==> flow/design.v <==
`timescale 1ns / 1ps
module SD_controller (
    input wire clk,
    input wire reset,
    input wire miso,
    input wire mosi,
    input wire sck,  
    input wire cs,  
    output reg [15:0] pixel_data,
    output reg [16:0] pixel_addr,
    output reg write_enable,
    output reg spi_start,
    input wire spi_done,
    input wire [7:0] spi_data_out,
    output reg [7:0] spi_data_in,
    input wire [1:0] image_index,
    input wire delete_flag,
    output reg [4:0] seg_display
);
parameter IDLE         = 4'd0;
parameter INIT_START   = 4'd1;
parameter SEND_CMD0    = 4'd2;
parameter WAIT_CMD0    = 4'd3;
parameter SEND_CMD8    = 4'd4;
parameter WAIT_CMD8    = 4'd5;
parameter SEND_CMD55   = 4'd6;
parameter SEND_ACMD41  = 4'd7;
parameter WAIT_ACMD41  = 4'd8;
parameter SEND_CMD16   = 4'd9;
parameter SEND_CMD17   = 4'd10;
parameter WAIT_TOKEN   = 4'd11;
parameter READ_BLOCK   = 4'd12;
parameter NEXT_BLOCK   = 4'd13;
parameter DONE         = 4'd14;
    reg [3:0] state = IDLE;
    reg [9:0] byte_cnt = 0;
    reg [7:0] block_buffer;
    reg even_byte = 0;
    reg [31:0] block_index = 0;
    localparam BLOCKS_PER_IMAGE = 300;
    wire [31:0] base_block_addr = image_index * BLOCKS_PER_IMAGE;
    wire [31:0] block_addr = base_block_addr + block_index;
    always @(posedge clk or posedge reset) begin
        if (reset) begin
            state <= IDLE;
            spi_start <= 0;
            pixel_addr <= 0;
            write_enable <= 0;
            byte_cnt <= 0;
            block_index <= 0;
            even_byte <= 0;
            seg_display <= 5'b00000;  
        end else begin
            spi_start <= 0;
            write_enable <= 0;
            if (delete_flag) begin
                pixel_addr <= 0;
                pixel_data <= 16'h0000;
                write_enable <= 1;
                if (pixel_addr < BLOCKS_PER_IMAGE * 256)
                    pixel_addr <= pixel_addr + 1;
                else
                    state <= DONE;
            end else begin
                case (state)
                    IDLE: begin
                    seg_display <= 5'b00001;  
                        state <= INIT_START;
                    end
                    INIT_START: begin
                    seg_display <= 5'b00010;  
                        spi_data_in <= 8'h40;
                        spi_start <= 1;
                        state <= SEND_CMD0;
                    end
                    SEND_CMD0: begin
                    seg_display <= 5'b00011;  
                        if (spi_done) begin
                            spi_data_in <= 8'h00;
                            spi_start <= 1;
                            state <= WAIT_CMD0;
                        end
                    end
                    WAIT_CMD0: begin
                    seg_display <= 5'b00100;  
                        if (spi_done) begin
                            state <= (spi_data_out == 8'h01) ? SEND_CMD8 : INIT_START;
                        end
                    end
                    SEND_CMD8: begin
                    seg_display <= 5'b00101;  
                        spi_data_in <= 8'h48;
                        spi_start <= 1;
                        state <= WAIT_CMD8;
                    end
                    WAIT_CMD8: begin
                    seg_display <= 5'b00110;  
                        if (spi_done) state <= SEND_CMD55;
                    end
                    SEND_CMD55: begin
                    seg_display <= 5'b00111;  
                        spi_data_in <= 8'h77;
                        spi_start <= 1;
                        state <= SEND_ACMD41;
                    end
                    SEND_ACMD41: begin
                    seg_display <= 5'b01000;  
                        if (spi_done) begin
                            spi_data_in <= 8'h69;
                            spi_start <= 1;
                            state <= WAIT_ACMD41;
                        end
                    end
                    WAIT_ACMD41: begin
                    seg_display <= 5'b01001;  
                        if (spi_done) begin
                            state <= (spi_data_out == 8'h00) ? SEND_CMD16 : SEND_CMD55;
                        end
                    end
                    SEND_CMD16: begin
                    seg_display <= 5'b01010;  
                        spi_data_in <= 8'h50;
                        spi_start <= 1;
                        state <= SEND_CMD17;
                    end
                    SEND_CMD17: begin
                    seg_display <= 5'b01011;  
                        if (spi_done) begin
                            spi_data_in <= 8'h11;
                            spi_start <= 1;
                            state <= WAIT_TOKEN;
                        end
                    end
                    WAIT_TOKEN: begin
                    seg_display <= 5'b01100;  
                        if (spi_done && spi_data_out == 8'hFE)
                            state <= READ_BLOCK;
                    end
                    READ_BLOCK: begin
                    seg_display <= 5'b01101;  
                        if (spi_done) begin
                            block_buffer <= spi_data_out;
                            if (even_byte) begin
                                pixel_data <= {block_buffer, spi_data_out};
                                pixel_addr <= pixel_addr + 1;
                                write_enable <= 1;
                            end
                            even_byte <= ~even_byte;
                            byte_cnt <= byte_cnt + 1;
                            if (byte_cnt == 511) begin
                                byte_cnt <= 0;
                                block_index <= block_index + 1;
                                even_byte <= 0;
                                if (block_index == BLOCKS_PER_IMAGE - 1)
                                    state <= DONE;
                                else
                                    state <= NEXT_BLOCK;
                            end else begin
                                spi_data_in <= 8'hFF;
                                spi_start <= 1;
                            end
                        end
                    end
                    NEXT_BLOCK: begin
                        spi_data_in <= 8'h11;
                        spi_start <= 1;
                        state <= WAIT_TOKEN;
                    end
                    DONE: begin
                        state <= DONE;
                    end
                endcase
            end
        end
    end
endmodule
; Tool chain data of SD_controller
; Tool output for the design above, in the order of the flow.
; Lines are those of the file above, counted from 1.
; Operators: Yosys type, input widths -> output width; for muxes data width and select width s.
; Cell names lack the library's common part.
; A cell with n/a has no value.
[setup]
design = SD_controller
clock_port = clk
cell_library = sky130hd
corner = tt_025C_1v80

; Word-level counts
; Yosys after proc, flatten, opt, wreduce and memory -nomap, before mapping. Memory bits, and registers merged into a memory's read port (data or address), are not among the register bits. Print and check cells are not counted. Equal cells are merged and count once.
[word_totals]
inputBits = 18
output_inout_bits = 48
regBits = 103
word_cells = 111
[classes]
eq_ne = 33
n_cmp = 1
n_logic = 3
reduce_logical = 19
n_addsub = 3
muxes = 41
[op_table]
columns = op, count
row1 = $mux 17, 5
row2 = $pmux 8 s9, 1
row3 = $pmux 5 s13, 1
row4 = $pmux 4 s15, 1
row5 = $mux 4, 12
row6 = $mux 16, 3
row7 = $mux 8, 5
row8 = $add 32x1->32 const B, 1
row9 = $eq 32x9->1 const B, 1
row10 = $eq 4x4->1 const B, 7
row11 = $ne 3x3->1 const B, 9
row12 = $add 17x1->17 const B, 1
row13 = $lt 17x17->1 const B, 1
row14 = $reduce_bool 16->1, 1
row15 = $eq 4x3->1 const B, 4
row16 = $reduce_bool 13->1, 1
row17 = $ne 2x2->1 const B, 6
row18 = $reduce_and 4->1, 3
row19 = $reduce_and 11->1, 1
row20 = $add 10x1->10 const B, 1
row21 = $eq 10x9->1 const B, 1
row22 = $mux 10, 1
row23 = $reduce_bool 9->1, 1
row24 = $mux 1, 9
row25 = $eq 4x2->1 const B, 2
row26 = $eq 8x1->1 const B, 1
row27 = $eq 8x8->1 const B, 1
row28 = $logic_not 8->1, 1
; Not listed: further kinds 13, cells in them 18.

; Longest topological paths
; Depth = most cells in a row (Yosys ltp): at word level without a register or memory, in the mapped netlist without a sequential cell, where the memories' decode and read muxes count.
[depth]
word_depth = 6
abc_area = 0
ltp_mapped = 9
ltp_nobuf = 8

; Synthesis result
; The flow's flattened synthesis, as Yosys stat reports it; memories are mapped. The netlist is that of the ABC_AREA named above (0 if unset); the other value can give another one.
[types]
columns = type, count, type_area_um2
row1 = dfrtp_1, 70, 1751.68
row2 = edfxtp_1, 31, 930.893
row3 = xor2_1, 25, 218.96
row4 = xnor2_1, 20, 175.168
row5 = nand2_1, 46, 172.666
row6 = nor2_1, 42, 157.651
row7 = nor2b_1, 19, 118.864
row8 = nor3_1, 22, 110.106
row9 = o21ai_0, 21, 105.101
row10 = a21oi_1, 18, 90.086
row11 = nand4_1, 12, 75.072
row12 = nor4_1, 11, 68.816
row13 = nand3_1, 13, 65.062
row14 = inv_1, 14, 52.55
row15 = and3_1, 8, 50.048
row16 = clkbuf_1, 13, 48.797
row17 = or4_1, 6, 45.043
row18 = ha_1, 3, 37.536
; Other cell types: 46; their cells: 89.
[mapped]
ffs = 101
cells = 483
synth_area_um2 = 4976.0
seqArea_um2 = 2682.6
n_buf = 26

; Timing after synthesis
; OpenSTA on the mapped netlist: ideal clock, no wires. The path of least setup slack (recovery checks aside). Input and output delay are each 20% of the period. Register names are those of the netlist, which keeps one name where synthesis merged equal registers.
[synth_path]
path_kind = input-to-reg
from = input spi_done
to = register spi_data_in[0]
launch_ns = 1.338
setup_ns = 0.412
n_path_buf = 1
stages = 6
in_delay_ns = 1.338
clock_period_ns = 6.69
t_required_ns = 6.278
slack_ns = 3.071
arrival_ns = 3.206
delay_ns = 2.280
synth_period_reached_ns = 3.619
; "delay_ns" is the arrival time less input delay plus setup time.
; "stages" counts driving pins, that of a launching flip-flop among them; a cell with two outputs on the path counts twice.
; "synth_period_reached_ns" = period - worst setup slack (recovery checks aside). The figure is calculated, with input and output delays left at 20% of the set period.
; Between the ends stands the longest chain of elaborated cells between them, by number of cells; it is not shown to be the way that was timed. Of several equally long chains one is given.
; Each line given opens the expression or statement behind the cell; cells for indexed reads and writes are added by Yosys, which also makes memories of some case tables.
; A register here has more assigning lines than the two given.
; Only ways into the end's enable, where the timed path ends, are counted here.
[synth_via]
cell_sequence = buf_2 nand2b_1 a21oi_1 nor3_1 a21oi_1 a2111oi_0
elab_chain_len = 2
cells_between = 5
cone_lines = 0
cone_classes = eq/ne: 4; reduce/logical: 1
[synth_rtl]
columns = item, line
row1 = from (decl), 13  ; input wire spi_done,
row2 = $ne 2x2->1, n/a
row3 = $reduce_and 8->1, n/a
row4 = to (assign), 72  ; spi_data_in <= 8'h40;
row5 = to (assign), 79  ; spi_data_in <= 8'h00;
row6 = to (decl), 15  ; output reg [7:0] spi_data_in,

; Worst path after layout
; From the final timing report of stored run 1: the path of least setup slack in the routed layout; clock arrival at registers is part of the times.
[layout_path]
path_kind = input-to-reg
from = input spi_done
to = register block_index[20]
clock_period_ns = 4.61
in_delay_ns = 0.92
launch_ns = 0.92
t_required_ns = 4.88
stages = 6
slack_ns = 1.40
n_path_buf = 1
setup_ns = 0.07
arrival_ns = 3.48
; Between the ends stands the longest chain of elaborated cells between them, by number of cells; it is not shown to be the way that was timed. Of several equally long chains one is given.
[layout_via]
cell_sequence = clkdlybuf4s50_1 nand4b_1 nor3_1 nand4b_1 nor4_1 xor2_1
elab_chain_len = 1
cells_between = 1
cone_lines = 0
cone_classes = reduce/logical: 1
[layout_rtl]
columns = item, line
row1 = from (decl), 13  ; input wire spi_done,
row2 = $reduce_and 4->1, n/a
row3 = to (assign), 50  ; block_index <= 0;
row4 = to (assign), 152  ; block_index <= block_index + 1;
row5 = to (decl), 39  ; reg [31:0] block_index = 0;

# Flow runs of SD_controller

Measured data: module SD_controller, platform sky130hd, 2 stored runs of the flow under differing settings, order arbitrary. Input and output delays are each 20% of the period that was set; the output load is 0.01 pF.
"period_reached_ns" is the run's clock period less its worst setup slack. It is reckoned from that one timing run; input and output delays stay at 20% of the period that was set.

# stored run 1
==> flow/run.sh <==
#!/bin/bash
# the make line also repeats the synthesis and layout settings of config.mk as NAME=value (left out here)
make -C /OpenROAD-flow-scripts/flow DESIGN_CONFIG=/design/flow/config.mk WORK_HOME=/design/flow/orfs CLKGATE_MAP_FILE= finish
==> flow/config.mk <==
export PLATFORM = sky130hd
export DESIGN_NAME = SD_controller
export DESIGN_NICKNAME = SD_controller
export VERILOG_FILES = /design/flow/design.v
export SDC_FILE = /design/flow/constraint.sdc
export NUM_CORES = 4
export LEC_CHECK = 0
export CAP_MARGIN = 25
export CELL_PAD_IN_SITES_GLOBAL_PLACEMENT = 3
export CORE_MARGIN = 2
export CORE_UTILIZATION = 42
export MIN_ROUTING_LAYER = met1
export PLACE_DENSITY_LB_ADDON = 0.18
export SETUP_SLACK_MARGIN = 0.66
export SLEW_MARGIN = 20
==> flow/constraint.sdc <==
create_clock -name core_clock -period 4.61 [get_ports {clk}]
set_input_delay 0.9220 -clock core_clock [delete_from_list [all_inputs] [get_ports {clk}]]
set_output_delay 0.9220 -clock core_clock [all_outputs]
set_load 0.01 [all_outputs]

==> stored run 1: results <==
total_negative_slack_ns=0.000
die_um2=12734.0
synthArea_um2=4976.0
period_reached_ns=3.208
setup_worst_slack_ns=1.402
final_stdcell_area_um2=5992.0

# stored run 2
==> flow/run.sh <==
#!/bin/bash
# the make line also repeats the synthesis and layout settings of config.mk as NAME=value (left out here)
make -C /OpenROAD-flow-scripts/flow DESIGN_CONFIG=/design/flow/config.mk WORK_HOME=/design/flow/orfs CLKGATE_MAP_FILE= finish
==> flow/config.mk <==
export PLATFORM = sky130hd
export DESIGN_NAME = SD_controller
export DESIGN_NICKNAME = SD_controller
export VERILOG_FILES = /design/flow/design.v
export SDC_FILE = /design/flow/constraint.sdc
export NUM_CORES = 4
export LEC_CHECK = 0
export CAP_MARGIN = 20
export CELL_PAD_IN_SITES_DETAIL_PLACEMENT = 1
export CELL_PAD_IN_SITES_GLOBAL_PLACEMENT = 3
export CORE_ASPECT_RATIO = 1.52
export CORE_MARGIN = 2
export CORE_UTILIZATION = 26
export MAX_ROUTING_LAYER = met5
export PLACE_DENSITY_LB_ADDON = 0.09
export SETUP_SLACK_MARGIN = 0.28
export SLEW_MARGIN = 10
==> flow/constraint.sdc <==
create_clock -name core_clock -period 2.18 [get_ports {clk}]
set_input_delay 0.4360 -clock core_clock [delete_from_list [all_inputs] [get_ports {clk}]]
set_output_delay 0.4360 -clock core_clock [all_outputs]
set_load 0.01 [all_outputs]

==> stored run 2: results <==
total_negative_slack_ns=0.000
die_um2=20285.6
synthArea_um2=4976.0
period_reached_ns=1.920
setup_worst_slack_ns=0.260
final_stdcell_area_um2=7300.8
