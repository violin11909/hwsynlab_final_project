==> flow/design.v <==
`timescale 1ns / 1ps
module SPI_Master (
    input wire clk,            
    input wire reset,          
    input wire start,          
    input wire [7:0] data_in,  
    output reg [7:0] data_out,  
    output reg done,           
    output reg busy,
    output reg sck,            
    output reg mosi,
    input wire miso,
    output reg cs              
);
    parameter CLK_DIV = 10;  
    reg [7:0] shift_reg;  
    reg [2:0] bit_cnt;  
    reg [7:0] clk_div_cnt;  
    reg sck_int;  
    reg state;  
    always @(posedge clk or posedge reset) begin
        if (reset) begin
            shift_reg <= 8'h00;
            data_out <= 8'h00;
            bit_cnt <= 3'd0;
            clk_div_cnt <= 8'd0;
            sck <= 1'b0;  
            mosi <= 1'b1;
            cs <= 1'b1;  
            busy <= 1'b0;  
            done <= 1'b0;  
            state <= 1'b0;  
        end else begin
            done <= 1'b0;
            if (state == 0) begin  
                if (start) begin
                    cs <= 1'b0;  
                    busy <= 1'b1;
                    state <= 1;  
                    bit_cnt <= 3'd7;
                    shift_reg <= data_in;
                    mosi <= data_in[7];
                    sck <= 1'b0;
                    sck_int <= 1'b0;
                    clk_div_cnt <= 0;
                end
            end else begin  
                if (clk_div_cnt == CLK_DIV) begin  
                    clk_div_cnt <= 0;  
                    sck_int <= ~sck_int;  
                    sck <= sck_int;  
                    if (sck_int == 1'b1) begin
                        shift_reg <= {shift_reg[6:0], miso};
                        if (bit_cnt == 0) begin
                            state <= 0;
                            busy <= 0;
                            done <= 1;
                            cs <= 1'b1;
                            data_out <= {shift_reg[6:0], miso};  
                        end else begin
                            bit_cnt <= bit_cnt - 1;
                            mosi <= shift_reg[6];  
                        end
                    end
                end else begin
                    clk_div_cnt <= clk_div_cnt + 1;  
                end
            end
        end
    end
endmodule
* Reports on SPI_Master *
Tool output for the design above, in the order of the flow.
Line numbers count from 1 in the design file above.
Operators: Yosys type, input widths -> output width; for muxes data width and select width s.
Library cell names are shortened.
The mark - stands for no value.

inputs
  top module = SPI_Master
  clock input = clk
  cell library = sky130hd
  corner = tt_025C_1v80

* Word level *
Source: Yosys, flattened and elaborated, memories not mapped. Widths are those after wreduce. Registers that Yosys merges into a memory's read port (data or address) are not register bits. Print and check cells do not count. Equal cells are merged and count once.

storage and ports
  bits in registers = 33
  input port bits = 12

cells by class
  $add $sub $neg = 2
  eq/ne operators = 5
  muxes and demuxes = 40
  bitwise logic cells = 2
  reduce/logical cells = 8

operator list
  operator             number
  $mux 1               28
  $mux 7               4
  $mux 8               3
  $mux 3               5
  $reduce_and 4->1     3
  $add 8x1->8 const B  1
  $eq 8x4->1 const B   1
  $reduce_and 3->1     2
  $ne 2x1->1 const B   2
  $ne 2x2->1 const B   2
  $sub 3x1->3 const B  1
  $logic_not 3->1      1
  $not 1->1            2
  $reduce_and 2->1     1
  $reduce_bool 2->1    1

* Depth *
Longest topological path by Yosys (ltp), each cell counted once; first at word level (registers and memories cut), then after technology mapping (sequential cells cut; the memories' decode and read muxes count).

logic depth
  depth in word-level cells = 5
  ABC_AREA = 1
  gate-level depth with buffers = 8

* Netlist *
The flow's flattened synthesis, as Yosys stat reports it; memories are mapped. The netlist is that of the ABC_AREA named above (0 if unset); the other value can give another one.
The area totals of this step are shown rounded.

cell types
  type      number
  dfrtp_1   30
  nand2_1   61
  o21ai_2   13
  o21ai_0   12
  inv_1     15
  dfstp_2   2
  ha_1      4
  nand3_4   2
  buf_6     3
  nor2_1    9
  edfxtp_1  1
  nand4_1   4
  mux2i_1   2
  nand2_2   3
  xnor2_1   2
  xor2_1    2
  o21ai_4   1
  nand3_1   3

Other cell types: 9; their cells: 13.

synthesis totals
  cell count = 182
  cell area after synthesis = 1,659 um2
  sequential part of the area = 833.3 um2
  flip-flop cells = 33

* Path before layout *
OpenSTA on the mapped netlist: ideal clock, no wires. The path of least setup slack (recovery checks aside). Input and output delay are each 20% of the period. Register names are those of the netlist, which keeps one name where synthesis merged equal registers.

timing after synthesis
  path kind = register to register
  start = register clk_div_cnt[0]
  end = register sck_int
  clock period = 2.0 ns
  setup time = 0.298 ns
  launch time at the first pin = 0.000 ns
  data arrival time = 1.214 ns
  data required time = 1.702 ns
  path slack = 0.487 ns
  path delay = 1.512 ns
  stages = 8
  buffers on the path = 1
  synthesis period reached = 1.513 ns

"path delay" = arrival - input delay + setup time.
"stages": output pins that drive a net of the path, with the launching flip-flop's if there is one; two outputs of one cell count as two.
"synthesis period reached" = period - worst setup slack (recovery checks aside). The figure is calculated, with input and output delays left at 20% of the set period.
The rows between start and end are the longest chain of elaborated cells between them; the timing report does not say that the signal goes this way. Where chains are equally long, one stands for them.
A line is the first line of the expression or statement that the cell stems from. Yosys adds cells for indexed reads and writes and turns some case tables into memories.
A register here has more assigning lines than the two given.
Only ways into the end's enable, where the timed path ends, are counted here.

between the ends, after synthesis
  path through = dfrtp_1 inv_1 ha_1 nand3_4 o21ai_4 buf_6 nand2_1 nor2_1
  cells in the longest elaborated chain = 3

ends and longest elaborated chain, after synthesis
  what                RTL line  RTL
  start: declaration  18        reg [7:0] clk_div_cnt;
  start: assignment   26        clk_div_cnt <= 8'd0;
  start: assignment   66        clk_div_cnt <= clk_div_cnt + 1;
  $eq 8x4->1          48        if (clk_div_cnt == CLK_DIV) begin
  $ne 2x1->1          -
  $reduce_and 3->1    -
  end: assignment     44        sck_int <= 1'b0;
  end: assignment     50        sck_int <= ~sck_int;
  end: declaration    19        reg sck_int;

* Timing after layout *
Path of least setup slack in the final report of run A (OpenROAD, finished layout, wires in). Where an end is a register, its clock arrival counts in the times.

timing after layout
  path kind = register to output
  start = register mosi
  end = output mosi
  clock period = 2.74 ns
  output delay = 0.55 ns
  launch time at the first pin = 0.28 ns
  data arrival time = 1.35 ns
  data required time = 2.19 ns
  path slack = 0.84 ns
  stages = 2
  buffers on the path = 1

A register here has more assigning lines than the two given.

between the ends, after layout
  path through = dfstp_2 clkdlybuf4s50_1
  cells in the longest elaborated chain = 0

ends and longest elaborated chain, after layout
  what                RTL line  RTL
  start: declaration  11        output reg mosi,
  start: assignment   42        mosi <= data_in[7];
  start: assignment   62        mosi <= shift_reg[6];
  end: declaration    11

==> results <==
Module SPI_Master, platform sky130hd: 2 stored runs of the flow (Yosys, OpenROAD) with differing settings, in no particular order. Input and output delays are each 20% of the period that was set; the output load is 0.01 pF.
"period reached" = clock period - worst setup slack. The figure is calculated, with input and output delays left at 20% of the set period.
By "critical setup path time" is meant the share of the clock period that the worst setup path is allowed (20% is reserved at inputs, 20% at outputs), minus its slack. Clock arrival times at its registers enter into it.
By "total design power" is meant OpenSTA's value without simulated activity: inputs other than the clock are taken to toggle once in ten clock periods, and the tool carries that through the logic.
The measured numbers are rounded.
A setting shown as - is not set for that run.

setting or result                       run A               run B
period_ns                               2.74                1.23
CORE_UTILIZATION                        27                  45
PLACE_DENSITY                           0.52                -
TNS_END_PERCENT                         95                  -
ABC_AREA                                1                   1
CAP_MARGIN                              20                  20
CORE_MARGIN                             2                   7
SLEW_MARGIN                             20                  20
SETUP_SLACK_MARGIN                      -                   -0.04
PLACE_DENSITY_LB_ADDON                  -                   0.08
HOLD_SLACK_MARGIN                       -                   0.2
CORE_ASPECT_RATIO                       -                   1.66
CELL_PAD_IN_SITES_DETAIL_PLACEMENT      -                   1
CTS_CLUSTER_SIZE                        -                   12
CTS_CLUSTER_DIAMETER                    -                   182
overall die area (um2)                  6,788               5,638
utilization                             0.349               0.727
std-cell area (final layout) (um2)      2,064               2,574
setup slack of the worst path (ns)      0.840               -0.373
total negative setup slack (ns)         0.000               -7.138
total design power (W)                  0.00187             0.005491
critical setup path time (ns)           1.35                1.60
class of the worst setup path           register to output  register to register
period reached (ns)                     1.900               1.603
mapped cell area after synthesis (um2)  1,659               1,659
