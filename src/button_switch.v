==> flow/design.v <==
`timescale 1ns / 1ps
module button_switch (
    input wire clk,
    input wire reset,
    input wire left_button,
    input wire right_button,
    input wire delete_button,
    output reg [1:0] image_index,
    output reg delete_flag
);
    reg left_sync_0 = 0, left_sync_1 = 0, left_last = 0;
    reg [15:0] left_debounce_cnt = 0;
    wire left_rising;
    always @(posedge clk) begin
        left_sync_0 <= left_button;
        left_sync_1 <= left_sync_0;
    end
    always @(posedge clk) begin
        if (left_sync_1 != left_last) begin
            left_debounce_cnt <= left_debounce_cnt + 1;
            if (left_debounce_cnt == 16'hFFFF)
                left_last <= left_sync_1;
        end else begin
            left_debounce_cnt <= 0;
        end
    end
    assign left_rising = (left_last == 0) && (left_sync_1 == 1);
    reg right_sync_0 = 0, right_sync_1 = 0, right_last = 0;
    reg [15:0] right_debounce_cnt = 0;
    wire right_rising;
    always @(posedge clk) begin
        right_sync_0 <= right_button;
        right_sync_1 <= right_sync_0;
    end
    always @(posedge clk) begin
        if (right_sync_1 != right_last) begin
            right_debounce_cnt <= right_debounce_cnt + 1;
            if (right_debounce_cnt == 16'hFFFF)
                right_last <= right_sync_1;
        end else begin
            right_debounce_cnt <= 0;
        end
    end
    assign right_rising = (right_last == 0) && (right_sync_1 == 1);
    reg del_sync_0 = 0, del_sync_1 = 0, del_last = 0;
    reg [15:0] del_debounce_cnt = 0;
    wire delete_rising;
    always @(posedge clk) begin
        del_sync_0 <= delete_button;
        del_sync_1 <= del_sync_0;
    end
    always @(posedge clk) begin
        if (del_sync_1 != del_last) begin
            del_debounce_cnt <= del_debounce_cnt + 1;
            if (del_debounce_cnt == 16'hFFFF)
                del_last <= del_sync_1;
        end else begin
            del_debounce_cnt <= 0;
        end
    end
    assign delete_rising = (del_last == 0) && (del_sync_1 == 1);
    always @(posedge clk or posedge reset) begin
        if (reset) begin
            image_index <= 0;
            delete_flag <= 0;
        end else begin
            delete_flag <= delete_rising;
            if (right_rising)
                image_index <= image_index + 1;
            else if (left_rising)
                image_index <= image_index - 1;
        end
    end
endmodule
# From RTL to reports: button_switch
# Tool output for the design above, in the order of the flow.
# Lines are those of the file above, counted from 1.
# Cell names lack the library's common part.
design:
  top: "button_switch"
  clock_port: "clk"
  lib: "sky130hd"
  pvt_corner: "tt_025C_1v80"

# After elaboration
# Source: Yosys, flattened and elaborated, memories not mapped. Widths are those after wreduce. Registers that Yosys merges into a memory's read port (data or address) are not register bits. Print and check cells do not count. Equal cells are merged and count once.
word_totals:
  ff_bits: 60
  input_bits: 5
  output_inout_bits: 3
  word_cells: 37
op_classes:
  add_sub_neg: 5
  eq_ne: 6
  muxes: 2
  n_logic: 3
  reduce_and_logical: 7
op_table:
  columns: ["op", "n"]
  rows:
  - ["16-bit by 1-bit adder with 16-bit output (second input constant)", 3]
  - ["16-bit == test (second input constant)", 3]
  - ["2-bit AND reduction", 3]
  - ["2-bit two-way mux", 2]
  - ["1-bit != test", 3]
  - ["1-bit logical AND", 3]
  - ["1-bit NOT", 3]
  - ["2-bit by 1-bit adder with 2-bit output (second input constant)", 1]
  - ["2-bit by 1-bit subtractor with 2-bit output (second input constant)", 1]
  - ["2-bit nonzero test", 1]

# Logic depth
# Longest topological path by Yosys (ltp), each cell counted once; first at word level (registers and memories cut), then after technology mapping (sequential cells cut; the memories' decode and read muxes count).
logic_depth:
  ltp_word: 4
  abc_area: 0
  mapped_depth: 6
  depth_no_buf: 5

# Mapped cells and area
# Source: synth_stat.txt of the flow (Yosys; design flattened, memories mapped). It holds for the ABC_AREA given above (unset counts as 0); a run with the other value may have another netlist.
by_type:
  columns: ["type", "n", "type_area_um2"]
  rows:
  - ["dfxtp_1", 54, 1.08E+03]
  - ["xnor2_1", 21, 183.926]
  - ["nor2_1", 40, 150.144]
  - ["xor2_1", 14, 122.618]
  - ["edfxtp_1", 3, 90.086]
  - ["nand3_1", 17, 85.082]
  - ["dfrtp_1", 3, 75.072]
  - ["ha_1", 6, 75.072]
  - ["nand4_1", 11, 68.816]
  - ["nor3_1", 8, 40.038]
  - ["and3_1", 6, 37.536]
  - ["inv_1", 10, 37.536]
  - ["nand2_1", 10, 37.536]
  - ["nor4_1", 6, 37.536]
  - ["or3_1", 6, 37.536]
  - ["a21oi_1", 7, 35.034]
  - ["clkbuf_1", 9, 33.782]
  - ["o21ai_0", 6, 30.029]
# Not listed: further types 13, cells in them 20.
synth_totals:
  cell_count: 257
  mapped_area_mm2: 0.0024273
  seq_area_mm2: 0.0012462
  flip_flops: 60
  buffers: 9

# Path before layout
# Path of least setup slack by OpenSTA after synthesis, without wires, with an ideal clock, recovery checks aside; 20% of the period is set as input and as output delay. Where synthesis merged equal registers, the netlist keeps one of their names.
synth_path:
  kind: "register -> register"
  startpoint: "register del_debounce_cnt[0]"
  endpoint: "register del_last"
  period_ns: 2.08
  setup_ns: 0.314
  t_first_pin_ns: 0.000
  arrival_ns: 1.427
  t_required_ns: 1.766
  slack_ns: 0.339
  delay_ns: 1.741
  driving_pins: 5
  n_path_buf: 0
  synth_period_reached_ns: 1.741
# "delay_ns" = arrival - input delay + setup time.
# "driving_pins": output pins that drive a net of the path, with the launching flip-flop's if there is one; two outputs of one cell count as two.
# "synth_period_reached_ns" is the clock period less the worst setup slack; recovery checks do not enter. This is arithmetic on one report: input and output delays are still those of the set period (20% each).
# The rows between start and end are the longest chain of elaborated cells between them; the timing report does not say that the signal goes this way. Where chains are equally long, one stands for them.
# Each line given opens the expression or statement behind the cell; cells for indexed reads and writes are added by Yosys, which also makes memories of some case tables.
synth_between:
  cell_sequence: "dfxtp_1 -> ha_1 -> nand4_1 -> or4_2 -> nor3b_1"
  elab_chain_len: 2
  cells_between: 2
  cone_lines: 1
  cone_classes: "eq/ne (1); reduce/logical (1)"
synth_rtl:
  columns: ["element", "line_no", "rtl"]
  rows:
  - ["from (decl)", 46, "reg [15:0] del_debounce_cnt = 0;"]
  - ["from (assign)", 54, "del_debounce_cnt <= del_debounce_cnt + 1;"]
  - ["from (assign)", 58, "del_debounce_cnt <= 0;"]
  - ["16-bit == test", 55, "if (del_debounce_cnt == 16'hFFFF)"]
  - ["2-bit AND reduction", null, null]
  - ["to (assign)", 56, "del_last <= del_sync_1;"]
  - ["to (decl)", 45, "reg del_sync_0 = 0, del_sync_1 = 0, del_last = 0;"]

# Path in the finished layout
# From the final timing report of entry A: the path of least setup slack in the routed layout; clock arrival at registers is part of the times.
layout_path:
  kind: "register -> register"
  startpoint: "register del_debounce_cnt[0]"
  endpoint: "register del_last"
  period_ns: 1.9
  setup_ns: 0.29
  t_first_pin_ns: 0.33
  arrival_ns: 1.78
  t_required_ns: 1.94
  slack_ns: 0.16
  driving_pins: 5
  n_path_buf: 0
# The rows between start and end are the longest chain of elaborated cells between them; the timing report does not say that the signal goes this way. Where chains are equally long, one stands for them.
layout_between:
  cell_sequence: "dfxtp_1 -> ha_2 -> nand4_1 -> or4_2 -> nor3b_2"
  elab_chain_len: 2
  cells_between: 2
  cone_lines: 1
  cone_classes: "eq/ne (1); reduce/logical (1)"
layout_rtl:
  columns: ["element", "line_no", "rtl"]
  rows:
  - ["from (decl)", 46, "reg [15:0] del_debounce_cnt = 0;"]
  - ["from (assign)", 54, "del_debounce_cnt <= del_debounce_cnt + 1;"]
  - ["from (assign)", 58, "del_debounce_cnt <= 0;"]
  - ["16-bit == test", 55, "if (del_debounce_cnt == 16'hFFFF)"]
  - ["2-bit AND reduction", null, null]
  - ["to (assign)", 56, "del_last <= del_sync_1;"]
  - ["to (decl)", 45, "reg del_sync_0 = 0, del_sync_1 = 0, del_last = 0;"]

Subject: flow runs of button_switch

Hi,

Below are 2 stored runs of the flow (Yosys, OpenROAD; platform sky130hd) on button_switch, each with its settings and what was measured, unordered. Constraints: input delay and output delay 20% of the set period each, output load 0.01 pF.
"critical_path_time_ns": the worst setup path's part of the clock period (all of it between registers, 20% less for each end at a port) less its slack. A launch clock that arrives late makes it longer, a capture clock that arrives late makes it shorter.
"power_mw" is the tool's figure for a default switching activity; nothing was simulated.

--- entry A ---
==> flow/run.sh <==
#!/bin/bash
# the make line also repeats the synthesis and layout settings of config.mk as NAME=value (left out here)
make -C /OpenROAD-flow-scripts/flow DESIGN_CONFIG=/design/flow/config.mk WORK_HOME=/design/flow/orfs CLKGATE_MAP_FILE= finish
==> flow/config.mk <==
export PLATFORM = sky130hd
export DESIGN_NAME = button_switch
export DESIGN_NICKNAME = button_switch
export VERILOG_FILES = /design/flow/design.v
export SDC_FILE = /design/flow/constraint.sdc
export NUM_CORES = 4
export LEC_CHECK = 0
export CAP_MARGIN = 20
export CORE_MARGIN = 2
export CORE_UTILIZATION = 40
export SETUP_SLACK_MARGIN = 0.1
export SLEW_MARGIN = 20
==> flow/constraint.sdc <==
create_clock -name core_clock -period 1.9 [get_ports {clk}]
set_input_delay 0.3800 -clock core_clock [delete_from_list [all_inputs] [get_ports {clk}]]
set_output_delay 0.3800 -clock core_clock [all_outputs]
set_load 0.01 [all_outputs]

==> results, as YAML <==
results:
  total_die_area_mm2: 0.0067076
  tns_setup_ns: 0.000
  final_setup_ws_ns: 0.156
  post_synth_area_mm2: 0.0024273
  power_mw: 2.995
  critical_path_time_ns: 1.74
  critical_path_kind: "register -> register"
  finish.utilization_frac: 0.496
  stdcell_area_mm2: 0.0029166

--- entry B ---
==> flow/run.sh <==
#!/bin/bash
# the make line also repeats the synthesis and layout settings of config.mk as NAME=value (left out here)
make -C /OpenROAD-flow-scripts/flow DESIGN_CONFIG=/design/flow/config.mk WORK_HOME=/design/flow/orfs CLKGATE_MAP_FILE= finish
==> flow/config.mk <==
export PLATFORM = sky130hd
export DESIGN_NAME = button_switch
export DESIGN_NICKNAME = button_switch
export VERILOG_FILES = /design/flow/design.v
export SDC_FILE = /design/flow/constraint.sdc
export NUM_CORES = 4
export LEC_CHECK = 0
export ABC_AREA = 0
export CAP_MARGIN = 20
export CELL_PAD_IN_SITES_GLOBAL_PLACEMENT = 2
export CORE_ASPECT_RATIO = 0.72
export CORE_MARGIN = 6
export CORE_UTILIZATION = 48
export GPL_ROUTABILITY_DRIVEN = 0
export MAX_ROUTING_LAYER = met4
export PLACE_DENSITY_LB_ADDON = 0.14
export SLEW_MARGIN = 20
==> flow/constraint.sdc <==
create_clock -name core_clock -period 2.93 [get_ports {clk}]
set_input_delay 0.5860 -clock core_clock [delete_from_list [all_inputs] [get_ports {clk}]]
set_output_delay 0.5860 -clock core_clock [all_outputs]
set_load 0.01 [all_outputs]

==> results, as YAML <==
results:
  finish.utilization_frac: 0.589
  total_die_area_mm2: 0.0069305
  stdcell_area_mm2: 0.0028014
  critical_path_time_ns: 1.30
  critical_path_kind: "register -> output"
  post_synth_area_mm2: 0.0024273
  tns_setup_ns: 0.000
  final_setup_ws_ns: 1.039
  power_mw: 1.844

Regards
